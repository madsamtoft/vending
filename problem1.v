==> flow/design.v <==
module problem1(
  input         clock,
  input         reset,
  input  [27:0] io_sample,
  input         io_clr,
  output [23:0] io_average,
  output        io_valid
);
  reg [27:0] sum;  
  reg [3:0] cnt;  
  wire [27:0] _sum_T_1 = io_sample + sum;  
  wire [3:0] _cnt_T_1 = cnt + 4'h1;  
  assign io_average = sum[27:4];  
  assign io_valid = cnt == 4'h0;  
  always @(posedge clock) begin
    if (reset) begin  
      sum <= 28'h0;  
    end else if (io_valid) begin  
      sum <= io_sample;
    end else begin
      sum <= _sum_T_1;
    end
    if (reset) begin  
      cnt <= 4'h0;  
    end else if (~io_clr) begin  
      cnt <= _cnt_T_1;  
    end else if (io_clr) begin  
      cnt <= 4'h0;  
    end
  end
endmodule
Reports on problem1. Tool output for the design above, in the order of the flow. Line numbers count from 1 in the design file above. Operators: Yosys type, input widths -> output width; for muxes data width and select width s. Library cell names are shortened. Not given: -

Top: problem1. Clock port: clock. Library: sky130hd. Library corner: tt_025C_1v80.

Word-level counts. Source: Yosys, flattened and elaborated, memories not mapped. Widths are those after wreduce. Registers that Yosys merges into a memory's read port (data or address) are not register bits. Print and check cells do not count. Equal cells are merged and count once.

The entry for bits in registers reads 32. The figure for cells after elaboration is 7.

The entry for add/sub/neg operators reads 2. For muxes and demuxes the number is 1. For reduce/logical cells the number is 2.

Operator list (count): $add 28x28->28 (1); $mux 28 (1); $add 4x1->4 const B (1); $logic_not 4->1 (1); $reduce_or 2->1 (1).

Longest topological paths. Depth = most cells in a row (Yosys ltp): at word level without a register or memory, in the mapped netlist without a sequential cell, where the memories' decode and read muxes count.

The entry for depth in word-level cells reads 2. For ABC_AREA the number is 0. Under gate-level depth with buffers stands 11.

Mapped cells and area. Yosys stat after the flow's synthesis: flattened, memories mapped to cells. It holds for the ABC_AREA given above (unset counts as 0); a run with the other value may have another netlist.

Cell types: dfxtp_1 (count 32, area in all 640.614 um^2); ha_1 (count 29, area in all 362.848 um^2); a21oi_1 (count 41, area in all 205.197 um^2); buf_4 (count 25, area in all 187.68 um^2); nand2_1 (count 42, area in all 157.651 um^2); xnor2_1 (count 12, area in all 105.101 um^2); a21o_1 (count 10, area in all 75.072 um^2); o21ai_0 (count 13, area in all 65.062 um^2); nor2_1 (count 17, area in all 63.811 um^2); xor2_1 (count 7, area in all 61.309 um^2); a211oi_1 (count 8, area in all 60.058 um^2); nor3_1 (count 10, area in all 50.048 um^2); nand3_1 (count 9, area in all 45.043 um^2); and3_1 (count 7, area in all 43.792 um^2); clkbuf_1 (count 11, area in all 41.29 um^2); inv_1 (count 10, area in all 37.536 um^2); nand4_1 (count 6, area in all 37.536 um^2); nor2b_1 (count 5, area in all 31.28 um^2).

Not listed: further types 38, cells in them 65.

The entry for mapped cells reads 359. Cell area after synthesis: 2840.2 um^2. Under sequential part of the area stands 640.6 um^2. Under flip-flops stands 32.

Worst setup path after synthesis. OpenSTA on the mapped netlist: ideal clock, no wires. The path of least setup slack (recovery checks aside). Input and output delay are each 20% of the period. Register names are those of the netlist, which keeps one name where synthesis merged equal registers.

Kind: input-to-reg. Start: input io_sample[0]. End: register sum[26]. For clock period the number is 3.58 ns. The figure for external input delay is 0.716 ns. The entry for setup time reads 0.117 ns. Time at the first pin: 0.716 ns. For data arrival time the number is 2.872 ns. For required time the number is 3.463 ns. The figure for path slack is 0.590 ns. For path delay the number is 2.273 ns. The entry for stages reads 11. Path buffers: 0. Under synthesis period reached stands 2.99 ns.

"path delay" = arrival - input delay + setup time. "stages": output pins that drive a net of the path, with the launching flip-flop's if there is one; two outputs of one cell count as two. "synthesis period reached" is the clock period less the worst setup slack; recovery checks do not enter. This is arithmetic on one report: input and output delays are still those of the set period (20% each). Between the ends stands the longest chain of elaborated cells between them, by number of cells; it is not shown to be the way that was timed. Of several equally long chains one is given. A line is the first line of the expression or statement that the cell stems from. Yosys adds cells for indexed reads and writes and turns some case tables into memories. A register here has more assigning lines than the two given.

Cells stage by stage: ha_1 inv_1 fa_1 nor2b_4 o21a_2 o21a_4 o2111ai_2 a211o_1 a2111oi_4 o21ai_1 a32o_1. Length of the longest elaborated chain: 2. Under elaborated cells between the ends (all ways) stands 2. The figure for source lines of those cells is 2. Classes of those cells: add/sub: 1; mux: 1.

Ends and longest elaborated chain, post-synthesis: start: declaration (RTL line 4) `input  [27:0] io_sample,`; $add 28x28->28 (RTL line 11) `wire [27:0] _sum_T_1 = io_sample + sum;`; $mux 28 (RTL line 18) `end else if (io_valid) begin`; end: assignment (RTL line 19) `sum <= io_sample;`; end: assignment (RTL line 21) `sum <= _sum_T_1;`; end: declaration (RTL line 9) `reg [27:0] sum;`.

Path in the finished layout. From the final timing report of job 1: the path of least setup slack in the routed layout; clock arrival at registers is part of the times.

Kind: input-to-reg. Start: input io_sample[0]. End: register sum[26]. For clock period the number is 5.16 ns. The figure for external input delay is 1.03 ns. The entry for setup time reads 0.10 ns. Time at the first pin: 1.03 ns. For data arrival time the number is 3.92 ns. For required time the number is 5.35 ns. The figure for path slack is 1.43 ns. The entry for stages reads 12. Path buffers: 1.

Between the ends stands the longest chain of elaborated cells between them, by number of cells; it is not shown to be the way that was timed. Of several equally long chains one is given. A register here has more assigning lines than the two given.

Cells stage by stage: clkdlybuf4s50_1 ha_1 inv_1 fa_1 nor2b_4 o21a_2 o21a_4 o2111ai_2 a211o_1 a2111oi_4 o21ai_1 a32o_1. Length of the longest elaborated chain: 2. Under elaborated cells between the ends (all ways) stands 2. The figure for source lines of those cells is 2. Classes of those cells: add/sub: 1; mux: 1.

Ends and longest elaborated chain, post-layout: start: declaration (RTL line 4) `input  [27:0] io_sample,`; $add 28x28->28 (RTL line 11) `wire [27:0] _sum_T_1 = io_sample + sum;`; $mux 28 (RTL line 18) `end else if (io_valid) begin`; end: assignment (RTL line 19) `sum <= io_sample;`; end: assignment (RTL line 21) `sum <= _sum_T_1;`; end: declaration (RTL line 9) `reg [27:0] sum;`.

Lab notebook: problem1

Measured results for problem1: 2 stored runs of the Yosys and OpenROAD flow on sky130hd. The settings differ; the order carries no meaning. The constraints put input and output delay at 20% of the set period each and load the outputs with 0.01 pF. "total power of the final layout": no workload was simulated; the value follows from the tool's default switching activity.

Job 1 has these settings: period_ns 5.16; CORE_UTILIZATION 34; SETUP_SLACK_MARGIN -0.34; PLACE_DENSITY_LB_ADDON 0.1; HOLD_SLACK_MARGIN 0.15; CORE_MARGIN 10; GPL_ROUTABILITY_DRIVEN 1; CTS_CLUSTER_DIAMETER 226; MAX_ROUTING_LAYER met5; CAP_MARGIN 20; SLEW_MARGIN 20. The utilization in the final report comes to 41.5 %. The smallest hold slack is 0.493 ns. The worst setup slack after layout stands at 1.434 ns. The measured total power of the final layout is 0.8762 mW. The measured area inside the die boundary is 12,410.0 um^2. For the standard-cell area after layout the run shows 3,389.5 um^2. The chip area in the Yosys report is 2,840.2 um^2. The measured total negative slack on setup checks is 0.000 ns.

Job 2 has these settings: period_ns 2.58; CORE_UTILIZATION 66; PLACE_DENSITY_LB_ADDON 0.17; CORE_MARGIN 3; GPL_TIMING_DRIVEN 0; GPL_ROUTABILITY_DRIVEN 1; CTS_CLUSTER_SIZE 95; SLEW_MARGIN 25; MAX_ROUTING_LAYER met5; CAP_MARGIN 20. The utilization in the final report comes to 96.6 %. The smallest hold slack is 0.527 ns. The worst setup slack after layout stands at -0.346 ns. The measured total power of the final layout is 2.154 mW. The measured area inside the die boundary is 5,126.6 um^2. For the standard-cell area after layout the run shows 3,946.3 um^2. The chip area in the Yosys report is 2,840.2 um^2. The measured total negative slack on setup checks is -2.919 ns.
